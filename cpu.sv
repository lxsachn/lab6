==> flow/design.v <==
module cpu(input clk, input rst_n, input load, input start, input [15:0] instr,
           output waiting, output [15:0] out, output N, output V, output Z);
  wire [15:0] sximm5, sximm8, mdata;
  reg [7:0] pc;
  wire [2:0] opcode, r_addr, w_addr;
  reg [1:0] reg_sel, wb_sel;
  wire [1:0] ALU_op, shift_op;
  reg en_A, en_B, en_C, en_status, sel_A, sel_B, w_en;
  idecoder mydecoder (instr, reg_sel, opcode, ALU_op, shift_op, sximm5, sximm8, r_addr, w_addr);
  controller mycontroller (clk, rst_n, start, opcode, ALU_op, shift_op, Z, N, V, waiting, reg_sel, wb_sel, w_en, en_A, en_B, en_C, en_status, sel_A, sel_B);
  datapath mydatapath (clk, mdata, pc, wb_sel, w_addr, w_en, r_addr, en_A, en_B, shift_op, sel_A, sel_B, ALU_op, en_C, en_status, sximm8, sximm5, out, Z, N, V);
endmodule: cpu
module idecoder(input [15:0] ir, input [1:0] reg_sel,
                output [2:0] opcode, output [1:0] ALU_op, output [1:0] shift_op,
output [15:0] sximm5, output [15:0] sximm8,
                output [2:0] r_addr, output [2:0] w_addr);
  reg [2:0] opcode_reg;
  reg [1:0] ALU_op_reg;
  reg [1:0] shift_op_reg;
  reg [15:0] sximm5_reg;
  reg [15:0] sximm8_reg;
  reg [2:0] r_addr_reg;
  reg [2:0] w_addr_reg;
  assign opcode = opcode_reg;
  assign opcode_reg = ir[15:13];
  assign ALU_op = ALU_op_reg;
  assign ALU_op_reg = ir[12:11];
  assign sximm5 = sximm5_reg;
  assign sximm8 = sximm8_reg;
  always_comb begin
        if (ir[4] == 1'b0) sximm5_reg = {11'b00000000000, ir[4:0]};
        else sximm5_reg = {11'b11111111111, ir[4:0]};
        if (ir[7] == 1'b0) sximm8_reg =  {8'b00000000, ir[7:0]};
        else sximm8_reg =  {8'b11111111, ir[7:0]};
  end
  assign shift_op = shift_op_reg;
  assign shift_op_reg = ir[4:3];
  assign r_addr = r_addr_reg;
  assign w_addr = w_addr_reg;
  always_comb begin
        case (reg_sel)
        2'b00: begin
                r_addr_reg = ir[2:0];
                w_addr_reg = ir[2:0];
        end
        2'b01: begin
                r_addr_reg = ir[7:5];
                w_addr_reg = ir[7:5];
        end
        2'b10: begin
                r_addr_reg = ir[10:8];
                w_addr_reg = ir[10:8];
        end
        default: begin
                r_addr_reg = ir[2:0];
                w_addr_reg = ir[2:0];
        end
        endcase
  end
endmodule: idecoder
module controller(input clk, input rst_n, input start,
                  input [2:0] opcode, input [1:0] ALU_op, input [1:0] shift_op,
                  input Z, input N, input V,
                  output waiting,
                  output [1:0] reg_sel, output [1:0] wb_sel, output w_en,
                  output en_A, output en_B, output en_C, output en_status,
                  output sel_A, output sel_B);
  enum reg[2:0]{
        A = 3'b000, B = 3'b001, C = 3'b010, D = 3'b011, E = 3'b100, F = 3'b101
  } curr, next;
  logic waiting_reg;
  assign waiting = waiting_reg;
  logic [1:0] reg_sel_reg, wb_sel_reg;
  assign reg_sel = reg_sel_reg;
  assign wb_sel = wb_sel_reg;
  logic w_en_reg;
  assign w_en = w_en_reg;
  logic en_A_reg;
  assign en_A = en_A_reg;
  logic en_B_reg;
  assign en_B = en_B_reg;
  logic en_C_reg;
  assign en_C = en_C_reg;
  logic en_status_reg;
  assign en_status = en_status_reg;
  logic sel_A_reg;
  assign sel_A = sel_A_reg;
  logic sel_B_reg;  
  assign sel_B = sel_B_reg;              
  always_comb begin
     case(curr)
        A: if (start == 1'b1 && ALU_op == 2'b10 && opcode == 3'b110) next = F;
        else if (start == 1'b1 && ALU_op == 2'b00 && opcode == 3'b110) next = C;
        else if (start == 1'b1 || ALU_op == 2'b11) next = C;
        else if (start == 1'b1) next = B;
        else next = A;
        B: next = C;
        C: next = D;
        D: if (ALU_op == 2'b01) next = E;
        else next = F;
        E: next = A;
        F: next = A;
        default: next = A;
     endcase
  end
  always_ff @(posedge clk) begin
    if (rst_n == 1'b0) curr <= A;
    else curr <= next;
  end
  always_comb begin
        case(curr)
        A: begin
          waiting_reg = 1'b1;
reg_sel_reg = 1'bx;
          en_A_reg = 1'b0;
          en_B_reg = 1'b0;
          en_C_reg = 1'b0;
          w_en_reg = 1'b0;
   wb_sel_reg = 1'bx;
   sel_A_reg = 1'bx;
   sel_B_reg = 1'bx;
   en_status_reg = 1'bx;
        end
        B: begin
          waiting_reg = 1'b0;
          reg_sel_reg = 2'b10;  
          en_A_reg = 1'b1;
          en_B_reg = 1'b0;
          w_en_reg = 1'b0;
   wb_sel_reg = 1'bx;
   sel_A_reg = 1'bx;
   sel_B_reg = 1'bx;
   en_C_reg = 1'bx;
      en_status_reg = 1'bx;
        end
        C: begin
          waiting_reg = 1'b0;
          reg_sel_reg = 2'b00;  
          en_A_reg = 1'b0;
          en_B_reg = 1'b0;
en_C_reg = 1'bx;
          w_en_reg = 1'b0; 
   wb_sel_reg = 1'bx;
   sel_A_reg = 1'bx;
   sel_B_reg = 1'bx;
   en_status_reg = 1'bx;
        end
        D: if (opcode == 3'b110 && ALU_op == 2'b00) begin
          waiting_reg = 1'b0;
          en_A_reg = 1'b0;
          en_B_reg = 1'b0;
wb_sel_reg = 1'bx;
reg_sel_reg = 1'bx;
          w_en_reg = 1'b0;
          sel_A_reg = 1'b1;
          sel_B_reg = 1'b0;
          en_C_reg = 1'b1;
          en_status_reg = 1'b0;
        end else if (ALU_op == 2'b00) begin
          waiting_reg = 1'b0;
          en_A_reg = 1'b0;
          en_B_reg = 1'b0;
          w_en_reg = 1'b0;
          sel_A_reg = 1'b0;
          sel_B_reg = 1'b0;
          en_C_reg = 1'b1;
          en_status_reg = 1'b0;
wb_sel_reg = 1'bx;
reg_sel_reg = 1'bx;
        end else if (ALU_op == 2'b01) begin
          waiting_reg = 1'b0;
          en_A_reg = 1'b0;
          en_B_reg = 1'b0;
          w_en_reg = 1'b0;
          sel_A_reg = 1'b0;
          sel_B_reg = 1'b0;
          en_C_reg = 1'b0;
          en_status_reg = 1'b1;
wb_sel_reg = 1'bx;
reg_sel_reg = 1'bx;
        end else if (ALU_op == 2'b11) begin
          waiting_reg = 1'b0;
          en_A_reg = 0;
          en_B_reg = 0;
          w_en_reg = 0;
          sel_A_reg = 1'b0;
          sel_B_reg = 1'b0;
          en_C_reg = 1'b1;
          en_status_reg = 1'b0;
wb_sel_reg = 1'bx;
reg_sel_reg = 1'bx;
        end else begin
   waiting_reg = 1'bx;
   reg_sel_reg = 1'bx;
   en_A_reg = 1'bx;
   en_B_reg = 1'bx;
   w_en_reg = 1'bx;
  wb_sel_reg = 1'bx;
   sel_A_reg = 1'bx;
   sel_B_reg = 1'bx;
   en_C_reg = 1'bx;
   en_status_reg = 1'bx;
 end
        E: begin
          waiting_reg = 1'b0;
          en_A_reg = 1'b0;
          en_B_reg = 1'b0;
          w_en_reg = 1'b0;
          en_status_reg = 1'b1;
   reg_sel_reg = 1'bx;
   wb_sel_reg = 1'bx;
   sel_A_reg = 1'bx;
   sel_B_reg = 1'bx;
   en_C_reg = 1'bx;
        end
        F: if (start == 1'b1 && ALU_op == 2'b10 && opcode == 3'b110) begin
          waiting_reg = 1'b0;
          en_A_reg = 1'b0;
          en_B_reg = 1'b0;
          w_en_reg = 1'b1;
          wb_sel_reg = 2'b10;
          en_C_reg = 1'b1;
          en_status_reg = 1'b0;
   reg_sel_reg = 1'bx;
   sel_A_reg = 1'bx;
   sel_B_reg = 1'bx;
        end else begin
          waiting_reg = 1'b0;
          en_A_reg = 1'b0;
          en_B_reg = 1'b0;
          w_en_reg = 1'b1;
          wb_sel_reg = 2'b00;
          en_C_reg = 1'b1;
          en_status_reg = 1'b0;
reg_sel_reg = 1'bx;
   sel_A_reg = 1'bx;
   sel_B_reg = 1'bx;
        end
        default: begin
 waiting_reg = 1'bx;
 reg_sel_reg = 1'bx;
 en_A_reg = 1'bx;
 en_B_reg = 1'bx;
 w_en_reg = 1'bx;
 wb_sel_reg = 1'bx;
 sel_A_reg = 1'bx;
 sel_B_reg = 1'bx;
 en_C_reg = 1'bx;
 en_status_reg = 1'bx;
 end
        endcase
    end
endmodule: controller
module datapath(input clk, input [15:0] mdata, input [7:0] pc, input [1:0] wb_sel,
                input [2:0] w_addr, input w_en, input [2:0] r_addr, input en_A,
                input en_B, input [1:0] shift_op, input sel_A, input sel_B,
                input [1:0] ALU_op, input en_C, input en_status,
input [15:0] sximm8, input [15:0] sximm5,
                output [15:0] datapath_out, output Z_out, output N_out, output V_out);
  wire [15:0] w_data, r_data, data_A, data_B, shift_out, val_A, val_B, ALU_out;
  wire Z, N, V;
  regfile RF (w_data, w_addr, w_en, r_addr, clk, r_data);
  loadA LA (r_data, r_addr, clk, en_A, data_A);
  loadB LB (r_data, r_addr, clk, en_B, data_B);
  shifter SFT (data_B, shift_op, shift_out);
  selA SA (data_A, sel_A, val_A);
  selB SB (shift_out, sximm5, sel_B, val_B);
  ALU A (val_A, val_B, ALU_op, ALU_out, Z);
  enC C (ALU_out, en_C, datapath_out);
  enS S (Z, N, V, en_status, Z_out, N_out, V_out);
  write_back WB (wb_sel, datapath_out, mdata, sximm8, pc, w_data);
endmodule: datapath
module regfile(input [15:0] w_data, input [2:0] w_addr, input w_en, input [2:0] r_addr, input clk, output [15:0] r_data);
  reg [15:0] m[0:7];
  assign r_data = m[r_addr];
  always_ff @(posedge clk) if (w_en) m[w_addr] <= w_data;
endmodule: regfile
module loadA(input [15:0] r_data, input [2:0] r_addr, input clk, input en_A, output reg data_A);
  always_ff @(posedge clk) begin
if (en_A) data_A = r_data;
  end
endmodule: loadA
module loadB(input [15:0] r_data, input [2:0] r_addr, input clk, input en_B, output reg data_B);
  always_ff @(posedge clk) begin
if (en_B) data_B = r_data;
  end
endmodule: loadB
module shifter(input [15:0] data_B, input [1:0] shift_op, output reg [15:0] shift_out);
  always_comb begin
  case(shift_op)
  2'b00: shift_out = data_B;
  2'b01: shift_out = data_B << 1;
  2'b10: shift_out = data_B >> 1;
  2'b11: shift_out = {data_B[15], data_B[15:1]};
  default: shift_out = 16'bx;
  endcase
  end
endmodule: shifter
module selA(input [15:0] data_A, input sel_A, output reg [15:0] val_A);
  always_comb begin
if (sel_A) begin
val_A = 16'b0;
end else begin
val_A = data_A;
end
  end
endmodule: selA
module selB(input [15:0] shift_out, input [15:0] sximm5, input sel_B, output reg [15:0] val_B);
  always_comb begin
if (sel_B) begin
val_B = sximm5;
end else begin
val_B = shift_out;
end
  end
endmodule: selB
module ALU(input [15:0] val_A, input [15:0] shift_out, input [1:0] ALU_op, output reg [15:0] ALU_out, output reg Z, output reg N, output reg V);
  always_comb begin
    case(ALU_op)
    2'b00: ALU_out = val_A + shift_out;
    2'b01: ALU_out = val_A - shift_out;
    2'b10: ALU_out = val_A & shift_out;
    2'b11: ALU_out = ~shift_out;
    default: ALU_out = 16'bx;
    endcase
  end
  always_comb begin
    if (ALU_out == 16'b0) begin
Z = 1'b1;
N = 1'b0;
V = 1'b0;
end else if (ALU_out < 16'b0) begin
  Z = 1'b0;
  N = 1'b1;
V = 1'b0;
end else if (ALU_out > 16'b1) begin
  Z = 1'b0;
N = 1'b0;
  V = 1'b1;
end else begin
  Z = 1'b0;
N = 1'b0;
V = 1'b0;
    end 
  end
endmodule: ALU
module enC (input [15:0] ALU_out, input en_C, output reg [15:0] datapath_out);
  always_comb begin
   if (en_C) begin
datapath_out = ALU_out;
end else begin
datapath_out = 16'bx;
end
  end
endmodule: enC
module enS (input Z, input N, input V, input en_status, output reg Z_out, output reg N_out, output reg V_out);
  always_comb begin
if (en_status) begin
Z_out = Z;
N_out = N;
V_out = V;
end else begin
  Z_out = 1'bx;
N_out = 1'bx;;
V_out = 1'bx;
end
  end
endmodule: enS
module write_back (input [1:0] wb_sel, input [15:0] datapath_out, input [15:0] mdata, input [15:0] sximm8, input [7:0] pc, output reg [15:0] w_data);
  always_comb begin
case(wb_sel)
2'b11: w_data = mdata;
2'b10: w_data = sximm8;
2'b01: w_data = {8'b0, pc};
2'b00: w_data = datapath_out;
endcase
  end
endmodule: write_back
==> Step by step through the tools: cpu <==
Tool output for the design above, in the order of the flow.
Lines are those of the file above, counted from 1.
Cell names lack the library's common part.
{ "setup": {"top_module": "cpu", "clock": "clk", "library": "sky130hd", "corner": "tt_025C_1v80"} }

==> Word level <==
Counts by Yosys on the flattened word-level netlist (proc, flatten, opt, wreduce; memories kept). Register bits leave out memories and registers merged into their read ports (data or address); mux counts leave out enables and synchronous resets folded into registers. Print and check cells are left out. Cells with the same type and inputs are merged into one.
Yosys's memory passes give these memory sizes; they may raise the number of words (mostly to a power of two), join words into wider ones and drop unused or constant bits.
{ "word_totals": {"ff_bits": 5, "mem_bits_rw": 128, "mem_count": 1, "in_bits": 20} }
{ "op_classes": {"add_sub_neg": 2, "equal": 17, "n_mux": 45, "n_logic": 2, "reduce_logical": 16} }
{ "memory_table": {"columns": ["memory", "words", "word_bits", "rd", "wr", "line", "rtl"], "rows": [
  ["mydatapath.RF.m", 8, 16, 1, 1, 274, "reg [15:0] m[0:7];"]
]} }
{ "ops": {"columns": ["cell", "n"], "rows": [
  ["16-bit case mux with 4-bit select", 2],
  ["16-bit 2-to-1 mux", 5],
  ["16-bit case mux with 3-bit select", 1],
  ["1-bit 2-to-1 mux", 22],
  ["16-bit adder", 1],
  ["16-bit subtractor", 1],
  ["16-bit AND", 1],
  ["16-bit NOT", 1],
  ["16-bit zero test", 1],
  ["1-bit case mux with 3-bit select", 5],
  ["2-bit == test with constant B", 7],
  ["4-bit OR reduction", 3],
  ["3-bit case mux with 4-bit select", 1],
  ["3-bit 2-to-1 mux", 4],
  ["3-bit == test with constant B", 3],
  ["2-bit by 1-bit == test with 1-bit output with constant B", 4],
  ["2-bit zero test", 3],
  ["3-bit by 2-bit == test with 1-bit output with constant B", 2],
  ["3-bit case mux with 2-bit select", 1],
  ["1-bit logical AND", 5],
  ["5-bit OR reduction", 1],
  ["2-bit case mux with 2-bit select", 1],
  ["2-bit 2-to-1 mux", 2],
  ["3-bit by 1-bit == test with 1-bit output with constant B", 1],
  ["3-bit zero test", 1],
  ["2-bit OR reduction", 1],
  ["1-bit case mux with 2-bit select", 1],
  ["1-bit logical OR", 1]
]} }

==> Logic depth <==
Longest topological path by Yosys (ltp), each cell counted once; first at word level (registers and memories cut), then after technology mapping (sequential cells cut; the memories' decode and read muxes count).
{ "logic_depth": {"word_depth": 12, "abc_area": 0, "ltp_mapped": 5, "depth_no_buf": 4} }

==> Netlist <==
Yosys stat after the flow's synthesis: flattened, memories mapped to cells. It holds for the ABC_AREA given above (unset counts as 0); a run with the other value may have another netlist.
The area totals of this step are shown rounded.
{ "mapped": {"stdcells": 87, "synth_area_um2": 838, "sequential_area_um2": 390, "ff_cells": 15, "buffers": 17} }
{ "by_type": {"columns": ["cell_type", "n", "area_total_um2"], "rows": [
  ["edfxtp_1", 9, 270.259],
  ["buf_4", 16, 120.115],
  ["dfxtp_1", 6, 120.115],
  ["nor2_1", 16, 60.058],
  ["mux2i_1", 4, 40.038],
  ["nand2_1", 7, 26.275],
  ["inv_1", 4, 15.014],
  ["mux2i_2", 1, 13.763],
  ["a31oi_2", 1, 12.512],
  ["and2_1", 2, 12.512],
  ["nand2b_1", 2, 12.512],
  ["o22ai_1", 2, 12.512],
  ["buf_6", 1, 11.261],
  ["o32a_1", 1, 10.01],
  ["a31o_2", 1, 8.758],
  ["a32oi_1", 1, 8.758],
  ["and3b_1", 1, 8.758],
  ["o22a_1", 1, 8.758]
]} }
Not listed: further types 11, cells in them 11.
By module: a second synthesis without flattening, with its own total; a netlist apart from the flattened one above.
{ "hier_totals": {"cells_unflattened": 668, "hier_area_um2": 8630} }
Each row is one instance without its submodules.
{ "by_module": {"columns": ["mod", "n_inst", "n_cells", "area_um2", "mod_seq_area_um2"], "rows": [
  ["regfile", 1, 198, 4970, 3840],
  ["ALU", 1, 241, 1580, 0.0],
  ["write_back", 1, 29, 437, 0.0],
  ["idecoder", 1, 55, 397, 0.0],
  ["shifter", 1, 51, 344, 0.0],
  ["controller", 1, 36, 297, 120],
  ["selB", 1, 18, 249, 0.0],
  ["selA", 1, 17, 144, 0.0],
  ["enC", 1, 16, 120, 0.0],
  ["loadA", 1, 1, 30.0, 30.0],
  ["loadB", 1, 1, 30.0, 30.0],
  ["enS", 1, 3, 22.5, 0.0],
  ["cpu", 1, 1, 3.8, 0.0],
  ["datapath", 1, 1, 3.8, 0.0]
]} }

==> Timing after synthesis <==
OpenSTA on the mapped netlist: ideal clock, no wires. The path of least setup slack (recovery checks aside). Input and output delay are each 20% of the period. Register names are those of the netlist, which keeps one name where synthesis merged equal registers.
{ "synth_path": {"path_type": "register to register", "start": "reg mycontroller.curr", "end": "reg mydatapath.LA.data_A", "tclk_ns": 1.97, "t_first_pin_ns": 0.000, "t_arrival_ns": 1.251, "t_required_ns": 1.711, "slack_ns": 0.460, "path_delay_ns": 1.510, "stages": 5, "period_less_setup_slack_ns": 1.51} }
"path_delay_ns" = arrival - input delay + setup time.
"stages": output pins that drive a net of the path, with the launching flip-flop's if there is one; two outputs of one cell count as two.
"period_less_setup_slack_ns" is the clock period less the worst setup slack; recovery checks do not enter. This is arithmetic on one report: input and output delays are still those of the set period (20% each).
Where an end lacks its bit number, it is one bit of the signal, or one of the new flip-flops if synthesis recoded a state register.
The rows between start and end are the longest chain of elaborated cells between them; the timing report does not say that the signal goes this way. Where chains are equally long, one stands for them.
Each line given opens the expression or statement behind the cell; cells for indexed reads and writes are added by Yosys, which also makes memories of some case tables.
The chain passes a memory read, where the word-level depth is cut; so it can be longer than that depth.
The path ends at the data pin of a flip-flop with enable; ways to the enable are not counted.
{ "synth_via": {"path_cell_list": "dfxtp_1 mux2i_2 mux2i_1 o22ai_1 or2_1", "elab_chain_len": 5} }
{ "synth_rtl": {"columns": ["item", "line", "rtl"], "rows": [
  ["start: declaration", 70, "} curr, next;"],
  ["start: assignment", 107, "if (rst_n == 1'b0) curr <= A;"],
  ["start: assignment", 108, "else curr <= next;"],
  ["3-bit by 2-bit == test with 1-bit output", 111, "case(curr)"],
  ["2-bit case mux with 2-bit select", 111, null],
  ["2-bit == test", 41, "case (reg_sel)"],
  ["3-bit case mux with 2-bit select", 41, null],
  ["memory read 8 x 16 bit", 274, "reg [15:0] m[0:7];"],
  ["end: assignment", 280, "if (en_A) data_A = r_data;"],
  ["end: declaration", 278, "module loadA(input [15:0] r_data, input [2:0] r_addr, input clk, input en_A, output reg data_A);"]
]} }

==> Path in the finished layout <==
Path of least setup slack in the final report of run A (OpenROAD, finished layout, wires in). Where an end is a register, its clock arrival counts in the times.
{ "layout_path": {"path_type": "input to register", "start": "in instr[10]", "end": "reg mydatapath.LA.data_A", "tclk_ns": 1.63, "input_delay_ns": 0.33, "t_first_pin_ns": 0.33, "t_arrival_ns": 1.61, "t_required_ns": 1.67, "slack_ns": 0.06, "stages": 5} }
The rows between start and end are the longest chain of elaborated cells between them; the timing report does not say that the signal goes this way. Where chains are equally long, one stands for them.
The chain passes a memory read, where the word-level depth is cut; so it can be longer than that depth.
{ "layout_via": {"path_cell_list": "clkdlybuf4s50_1 inv_1 a32oi_1 o22ai_1 or2_1", "elab_chain_len": 2} }
{ "layout_rtl": {"columns": ["item", "line", "rtl"], "rows": [
  ["start: declaration", 1, "module cpu(input clk, input rst_n, input load, input start, input [15:0] instr,"],
  ["3-bit case mux with 2-bit select", 41, "case (reg_sel)"],
  ["memory read 8 x 16 bit", 274, "reg [15:0] m[0:7];"],
  ["end: assignment", 280, "if (en_A) data_A = r_data;"],
  ["end: declaration", 278, "module loadA(input [15:0] r_data, input [2:0] r_addr, input clk, input en_A, output reg data_A);"]
]} }

Stored flow runs of cpu (2 of them; Yosys, OpenROAD, sky130hd). They differ in their settings and are not a sequence. Constraints: input delay and output delay 20% of the set period each, output load 0.01 pF.
By "achievedPeriod_ns" is meant the clock period of the run minus its worst setup slack. This is arithmetic on one report: input and output delays are still those of the set period (20% each).
By "worst_path_time_ns" is meant the share of the clock period that the worst setup path is allowed (20% is reserved at inputs, 20% at outputs), minus its slack. Clock arrival times at its registers enter into it.
"total_power_w": no workload was simulated; the value follows from the tool's default switching activity.
Values from the reports are rounded here.
[
  {
    "run": "run A",
    "settings": { "period_ns": 1.63, "SETUP_SLACK_MARGIN": 0.44, "CAP_MARGIN": 20, "CORE_MARGIN": 2, "CORE_UTILIZATION": 40, "SLEW_MARGIN": 20 },
    "results": { "total_power_w": 0.000894, "fin_ws_ns": 0.061, "fin_tns_ns": 0.000, "design_die_area_um2": 2480, "yosys.chip_area_um2": 838, "finish.utilization_pct": 69.8, "achievedPeriod_ns": 1.569, "worst_path_time_ns": 1.24, "critical_path_kind": "input to register", "post_route_stdcell_area_um2": 1370, "worst_hold_slack_ns": 0.423 }
  },
  {
    "run": "run B",
    "settings": { "period_ns": 2.88, "CORE_UTILIZATION": 70, "CORE_ASPECT_RATIO": 1.39, "TNS_END_PERCENT": 20, "CAP_MARGIN": 20, "SLEW_MARGIN": 0, "MIN_ROUTING_LAYER": "met1", "CORE_MARGIN": 2 },
    "outcome": "unfinished; error GPL-0301 in placement"
  }
]
